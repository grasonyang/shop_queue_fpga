==> flow/design.v <==
module counter #(
    parameter NUM_W  = 4,
    parameter TIME_W = 4
) (
    input clk,
    input rst,
    input ld,
    input [NUM_W-1:0] dn_in,
    input [TIME_W-1:0] dt_in,
    output reg busy,
    output reg [NUM_W-1:0] num_out,
    output reg [TIME_W-1:0] rem_out
);
    always @(posedge clk) begin
        if (rst) begin
            busy    <= 1'b0;
            num_out <= 0;
            rem_out <= 0;
        end
        else begin
            if (ld) begin
                busy    <= 1'b1;
                num_out <= dn_in;
                rem_out <= dt_in;
            end
            else if (busy) begin
                if (rem_out > 1) begin
                    rem_out <= rem_out - 1;
                end
                else begin
                    busy    <= 1'b0;
                    num_out <= 0;
                    rem_out <= 0;
                end
            end
        end
    end
endmodule
module dispatcher #(
    parameter NUM_W = 4,
    parameter TIME_W = 4
) (
    input  clk,
    input  rst,
    input  empty,
    input  [NUM_W-1:0]  qn_in,
    input  [TIME_W-1:0] qt_in,
    input  [2:0]        busy_in,
    output reg re_out,
    output reg ld1_out, ld2_out, ld3_out,
    output reg [NUM_W-1:0]  dn1_out, dn2_out, dn3_out,
    output reg [TIME_W-1:0] dt1_out, dt2_out, dt3_out
);
    reg dispatch_pending_r;  
    always @(posedge clk) begin
        if (rst) begin
            re_out  <= 1'b0;
            ld1_out <= 1'b0; dn1_out <= 0; dt1_out <= 0;
            ld2_out <= 1'b0; dn2_out <= 0; dt2_out <= 0;
            ld3_out <= 1'b0; dn3_out <= 0; dt3_out <= 0;
            dispatch_pending_r <= 1'b0;
        end
        else begin
            re_out  <= 1'b0;
            ld1_out <= 1'b0; dn1_out <= 0; dt1_out <= 0;
            ld2_out <= 1'b0; dn2_out <= 0; dt2_out <= 0;
            ld3_out <= 1'b0; dn3_out <= 0; dt3_out <= 0;
            if (dispatch_pending_r) begin
                dispatch_pending_r <= 1'b0;
            end
            else if (!empty) begin  
                if (!busy_in[0]) begin
                    re_out  <= 1'b1;
                    ld1_out <= 1'b1;
                    dn1_out <= qn_in;
                    dt1_out <= qt_in;
                    dispatch_pending_r <= 1'b1;  
                end
                else if (!busy_in[1]) begin
                    re_out  <= 1'b1;
                    ld2_out <= 1'b1;
                    dn2_out <= qn_in;
                    dt2_out <= qt_in;
                    dispatch_pending_r <= 1'b1;  
                end
                else if (!busy_in[2]) begin
                    re_out  <= 1'b1;
                    ld3_out <= 1'b1;
                    dn3_out <= qn_in;
                    dt3_out <= qt_in;
                    dispatch_pending_r <= 1'b1;  
                end
            end
        end
    end
endmodule
module queue #(
    parameter DEPTH = 3,
    parameter DATA_W = 8,
    parameter PTR_W = (DEPTH == 1) ? 1 : $clog2(DEPTH)
) (
    input  clk,
    input  rst,
    input               we,
    input  [3:0]        dn_in,
    input  [3:0]        dt_in,
    input               re,          
    output [3:0]        qn_out,
    output [3:0]        qt_out,
    output              full,
    output              empty,
    output [(DATA_W*DEPTH)-1:0] qdbg
);
    localparam COUNT_W = (DEPTH == 0) ? 1 : $clog2(DEPTH + 1);
    reg [DATA_W-1:0] mem [0:DEPTH-1];
    reg [PTR_W-1:0]  hd_r;       
    reg [PTR_W-1:0]  tl_r;       
    reg [COUNT_W-1:0] count_r;   
    wire write_en_comb;
    wire read_en_comb;
    wire [PTR_W-1:0] hd_next;
    wire [PTR_W-1:0] tl_next;
    wire [COUNT_W-1:0] count_next;
    assign full = (count_r == DEPTH);
    assign empty = (count_r == 0);
    assign write_en_comb = we && !full;
    assign read_en_comb  = re && !empty;  
    assign qn_out = mem[hd_r][7:4];
    assign qt_out = mem[hd_r][3:0];
    assign tl_next = write_en_comb ? ((DEPTH > 0 && tl_r == DEPTH-1) ? 0 : tl_r + 1) : tl_r;
    assign hd_next = read_en_comb  ? ((DEPTH > 0 && hd_r == DEPTH-1) ? 0 : hd_r + 1) : hd_r;
    assign count_next = (write_en_comb && !read_en_comb) ? count_r + 1 :
                        (!write_en_comb && read_en_comb) ? count_r - 1 :
                                                           count_r;
    integer i;
    generate
        genvar k;
        for (k = 0; k < DEPTH; k = k + 1) begin : qdbg_gen
            assign qdbg[(k+1)*DATA_W-1 -: DATA_W] = mem[k];
        end
        if (DEPTH == 0) begin : qdbg_empty_case
            assign qdbg = 0;
        end
    endgenerate
    always @(posedge clk) begin
        if (rst) begin
            hd_r    <= 0;
            tl_r    <= 0;
            count_r <= 0;
            for (i = 0; i < DEPTH; i = i + 1) begin
                mem[i] <= 0;
            end
        end
        else begin
            if (write_en_comb) begin
                mem[tl_r] <= {dn_in, dt_in};  
            end
            hd_r    <= hd_next;
            tl_r    <= tl_next;
            count_r <= count_next;
        end
    end
endmodule
module top (
    input  clk,
    input  rst,          
    input  in_valid,
    input  [3:0] in_num,
    input  [3:0] in_time,
    output [3:0] num1_out, clk1_out,
    output [3:0] num2_out, clk2_out,
    output [3:0] num3_out, clk3_out,
    output [23:0] qdbg_out,  
    output fifo_re_dbg,
    output ld1_dbg, ld2_dbg, ld3_dbg,
    output [2:0] busy_dbg,
    output fifo_full_dbg, fifo_emp_dbg,
    output [3:0] fifo_num_dbg, fifo_tim_dbg,
    output [3:0] dn1_dbg, dn2_dbg, dn3_dbg,
    output [3:0] dt1_dbg, dt2_dbg, dt3_dbg
);
    wire fifo_re_signal;
    wire ld1_signal, ld2_signal, ld3_signal;
    wire [2:0] busy_signal;  
    wire fifo_full_signal;
    wire fifo_emp_signal;
    wire [3:0] fifo_num_signal;
    wire [3:0] fifo_tim_signal;
    wire [3:0] dn1_to_c1, dn2_to_c2, dn3_to_c3;
    wire [3:0] dt1_to_c1, dt2_to_c2, dt3_to_c3;
    queue #(
        .DEPTH(3),
        .DATA_W(8)
    ) u_queue (
        .clk(clk),
        .rst(rst),
        .we(in_valid),     
        .dn_in(in_num),    
        .dt_in(in_time),   
        .re(fifo_re_signal),  
        .qn_out(fifo_num_signal),
        .qt_out(fifo_tim_signal),
        .full(fifo_full_signal),
        .empty(fifo_emp_signal),
        .qdbg(qdbg_out)
    );
    dispatcher #(
        .NUM_W(4),
        .TIME_W(4)
    ) u_disp (
        .clk(clk),
        .rst(rst),
        .empty(fifo_emp_signal),
        .qn_in(fifo_num_signal),
        .qt_in(fifo_tim_signal),
        .busy_in(busy_signal),  
        .re_out(fifo_re_signal),
        .ld1_out(ld1_signal), .dn1_out(dn1_to_c1), .dt1_out(dt1_to_c1),
        .ld2_out(ld2_signal), .dn2_out(dn2_to_c2), .dt2_out(dt2_to_c2),
        .ld3_out(ld3_signal), .dn3_out(dn3_to_c3), .dt3_out(dt3_to_c3)
    );
    counter #(
        .NUM_W(4),
        .TIME_W(4)
    ) u_c1 (
        .clk(clk), .rst(rst),
        .ld(ld1_signal), .dn_in(dn1_to_c1), .dt_in(dt1_to_c1),
        .busy(busy_signal[0]), .num_out(num1_out), .rem_out(clk1_out)
    );
    counter #(
        .NUM_W(4),
        .TIME_W(4)
    ) u_c2 (
        .clk(clk), .rst(rst),
        .ld(ld2_signal), .dn_in(dn2_to_c2), .dt_in(dt2_to_c2),
        .busy(busy_signal[1]), .num_out(num2_out), .rem_out(clk2_out)
    );
    counter #(
        .NUM_W(4),
        .TIME_W(4)
    ) u_c3 (
        .clk(clk), .rst(rst),
        .ld(ld3_signal), .dn_in(dn3_to_c3), .dt_in(dt3_to_c3),
        .busy(busy_signal[2]), .num_out(num3_out), .rem_out(clk3_out)
    );
    assign fifo_re_dbg   = fifo_re_signal;
    assign ld1_dbg       = ld1_signal;
    assign ld2_dbg       = ld2_signal;
    assign ld3_dbg       = ld3_signal;
    assign busy_dbg      = busy_signal;
    assign fifo_full_dbg = fifo_full_signal;
    assign fifo_emp_dbg  = fifo_emp_signal;
    assign fifo_num_dbg  = fifo_num_signal;
    assign fifo_tim_dbg  = fifo_tim_signal;
    assign dn1_dbg       = dn1_to_c1;
    assign dt1_dbg       = dt1_to_c1;
    assign dn2_dbg       = dn2_to_c2;
    assign dt2_dbg       = dt2_to_c2;
    assign dn3_dbg       = dn3_to_c3;
    assign dt3_dbg       = dt3_to_c3;
endmodule
Step by step through the tools: top --
What the tools print for top, step after step. Lines are those of the file above, counted from 1. Cell names lack the library's common part. A cell with -- has no value.
Set-up: top top, clock input clk, library sky130hd, timing corner tt_025C_1v80

Word-level counts --
Source: Yosys, flattened and elaborated, memories not mapped. Widths are those after wreduce. Print and check cells do not count. Equal cells are merged and count once. Memory sizes are those after Yosys's memory passes, which may raise the word count (mostly to a power of two), join words into wider ones and drop unused or constant bits.
Word-level totals: bits in registers 61, memory bits (writable) 32, memories kept 1, input bits 11, output and inout bits 89, cells after elaboration 108
Operators by class: add/subtract/negate cells 7, $lt $le $gt $ge 3, equal/unequal tests 6, mux-type cells 45, bitwise gates (word level) 2, reduce/logical cells 22
Memory list:
- u_queue.mem | words 4, width 8, RTL line 115 | reg [DATA_W-1:0] mem [0:DEPTH-1];
Operators with widths (number):
- two-way mux 4 bit | 18
- two-way mux 1 bit | 17
- two-way mux 8 bit | 2
- two-way mux 2 bit | 8
- subtractor 4 x 1 -> 4 bit with constant B | 3
- greater-than comparator 4 x 1 -> 1 bit with constant B | 3
- OR reduction 5 bit | 2
- nonzero test 2 bit | 4
- OR reduction 4 bit | 2
- adder 2 x 1 -> 2 bit with constant B | 3
- == test 2 bit with constant B | 3
- != test 2 bit with constant B | 3
- AND reduction 2 bit | 3
- OR reduction 6 bit | 1
- logical AND 1 bit | 4
- zero test 1 bit | 4
- OR reduction 3 bit | 1
- inverter 1 bit | 2
- subtractor 2 x 1 -> 2 bit with constant B | 1
- zero test 2 bit | 1

Longest topological paths --
Depth = most cells in a row (Yosys ltp): at word level without a register or memory, in the mapped netlist without a sequential cell, where the memories' decode and read muxes count.
Logic depth: word-level depth 7, ABC_AREA 0, gate-level depth with buffers 5, depth with buffers taken out 5

Netlist --
Source: synth_stat.txt of the flow (Yosys; design flattened, memories mapped). It holds for the ABC_AREA given above (unset counts as 0); a run with the other value may have another netlist. The area totals of this step are shown rounded.
Synthesis totals: standard cells after synthesis 314, cell area after synthesis 0.003869 mm^2, sequential area 0.002222 mm^2, flip-flop cells 95, buffer cells 15
Cells by type:
- dfxtp_1 | number 63, total area 1261.21 um^2
- edfxtp_1 | number 32, total area 960.922 um^2
- and2_1 | number 48, total area 300.288 um^2
- mux4_2 | number 8, total area 180.173 um^2
- mux2i_1 | number 16, total area 160.154 um^2
- ha_1 | number 7, total area 87.584 um^2
- nor3_1 | number 15, total area 75.072 um^2
- inv_1 | number 18, total area 67.565 um^2
- nor4_4 | number 3, total area 63.811 um^2
- a21oi_1 | number 11, total area 55.053 um^2
- a221oi_1 | number 6, total area 52.55 um^2
- o311ai_1 | number 6, total area 52.55 um^2
- nor4b_4 | number 2, total area 47.546 um^2
- nor2_1 | number 12, total area 45.043 um^2
- nor4b_2 | number 3, total area 45.043 um^2
- buf_4 | number 5, total area 37.536 um^2
- a311oi_1 | number 4, total area 35.034 um^2
- nand2_1 | number 8, total area 30.029 um^2
Not listed: further types 23, cells in them 47. The figures by module come from a second, unflattened synthesis with its own total; it is not the netlist above.
Unflattened totals: cell total of the unflattened synthesis 331, area (unflattened synthesis) 0.003981 mm^2
Each row is one instance without its submodules.
Modules:
- queue | instances 1, cells 103, area 0.00171 mm^2, sequential area 0.001121 mm^2
- counter | instances 3, cells 52, area 0.0004705 mm^2, sequential area 0.0001802 mm^2
- dispatcher | instances 1, cells 72, area 0.0008596 mm^2, sequential area 0.0005605 mm^2
- top | instances 1, cells 0, area 0 mm^2, sequential area 0 mm^2

Worst setup path after synthesis --
Source: OpenSTA report_checks on the synthesized netlist (no wires, ideal clock, input and output delay 20% of the period each), path of least setup slack; recovery checks are left aside. Register names are those of the netlist, which keeps one name where synthesis merged equal registers.
Timing post-synthesis: kind reg-to-reg, from reg u_queue.count_r[0], to mem u_queue.mem[1][0], period 1.53 ns, library setup time 0.329 ns, time at the first pin 0.000 ns, arrival 1.203 ns, required time 1.201 ns, setup slack -0.002 ns, path delay 1.532 ns, stages 4, path buffers 0, synthesis period reached 1.532 ns
"path delay" = arrival - input delay + setup time. "stages": output pins that drive a net of the path, with the launching flip-flop's if there is one; two outputs of one cell count as two. "synthesis period reached" = period - worst setup slack (recovery checks aside). The figure is calculated, with input and output delays left at 20% of the set period. Between the ends stands the longest chain of elaborated cells between them, by number of cells; it is not shown to be the way that was timed. Of several equally long chains one is given. Each line given opens the expression or statement behind the cell; cells for indexed reads and writes are added by Yosys, which also makes memories of some case tables. The path ends at the enable pin of a flip-flop; only ways to that pin are counted.
On the way, post-synthesis: cells stage by stage dfxtp_1 > and2_4 > nor4b_4 > or2_1, length of the longest elaborated chain 5, elaborated cells between the ends (all ways) 7, source lines of those cells 4, classes of those cells 1 x eq/ne; 4 x mux; 2 x reduce/logical
Ends and longest elaborated chain, post-synthesis:
- start: declaration | RTL line 118 | reg [COUNT_W-1:0] count_r;
- start: assignment | RTL line 149 | count_r <= 0;
- start: assignment | RTL line 160 | count_r <= count_next;
- == test 2 bit | RTL line 124 | assign full = (count_r == DEPTH);
- zero test 1 bit | RTL line 126 | assign write_en_comb = we && !full;
- logical AND 1 bit | RTL line 126
- two-way mux 2 bit | RTL line 155 | if (write_en_comb) begin
- two-way mux 2 bit | RTL line 146 | if (rst) begin
- end: declaration | RTL line 115 | reg [DATA_W-1:0] mem [0:DEPTH-1];
Some nets on the timed path still bear RTL names; the line given drives or declares the net.
Nets with RTL names, path post-synthesis (RTL line):
- fifo_full_dbg | 124

Path in the finished layout --
From the final timing report of record 1: the path of least setup slack in the routed layout; clock arrival at registers is part of the times.
Timing post-layout: kind reg-to-output, from reg (no name shown), to out fifo_tim_dbg[1], period 3.01 ns, output delay 0.60 ns, time at the first pin 0.33 ns, arrival 2.14 ns, required time 2.41 ns, setup slack 0.26 ns, stages 3, path buffers 1
On the way, post-layout: cells stage by stage dfxtp_1 > mux4_2 > clkdlybuf4s50_1
Ends and longest elaborated chain, post-layout:
- end: declaration | RTL line 178 | output [3:0] fifo_num_dbg, fifo_tim_dbg,
No chain of elaborated cells between the ends is given.

Record of 2 stored runs of the RTL-to-layout flow on top, platform sky130hd. The runs are unordered. Constraints: input delay and output delay 20% of the set period each, output load 0.01 pF.
By "achieved clock period" is meant the clock period of the run minus its worst setup slack. This is arithmetic on one report: input and output delays are still those of the set period (20% each).
"critical setup path time" = time allowed to the worst setup path (clock period - input delay - output delay, where it has them) - its slack; a late launch clock adds to it, a late capture clock takes from it.
By "total design power" is meant OpenSTA's value without simulated activity: inputs other than the clock are taken to toggle once in ten clock periods, and the tool carries that through the logic.
The results are shown rounded.

* Record 1 | settings: period_ns 3.01; CORE_UTILIZATION 42; SETUP_SLACK_MARGIN -0.23; PLACE_DENSITY_LB_ADDON 0.01; CORE_ASPECT_RATIO 1.71; CORE_MARGIN 4; CELL_PAD_IN_SITES_DETAIL_PLACEMENT 0; TNS_END_PERCENT 90; CTS_CLUSTER_SIZE 92; CTS_CLUSTER_DIAMETER 277; CAP_MARGIN 20; SLEW_MARGIN 20 | results: utilization of the finished layout 59.0%; smallest setup slack 0.265 ns; achieved clock period 2.745 ns; final worst hold slack 0.476 ns; total design power 3.356 mW; standard-cell area after layout 0.005281 mm^2; Yosys chip area after synthesis 0.003869 mm^2; final setup TNS 0.000 ns; critical setup path time 2.14 ns; worst setup path type reg-to-output; die outline area 0.01087 mm^2
* Record 2 | settings: period_ns 1.71; CORE_UTILIZATION 26; CAP_MARGIN 20; CORE_MARGIN 2; SLEW_MARGIN 20 | results: utilization of the finished layout 40.6%; smallest setup slack -0.155 ns; achieved clock period 1.865 ns; final worst hold slack 0.477 ns; total design power 6.071 mW; standard-cell area after layout 0.005902 mm^2; Yosys chip area after synthesis 0.003869 mm^2; final setup TNS -1.106 ns; critical setup path time 1.52 ns; worst setup path type reg-to-output; die outline area 0.01587 mm^2
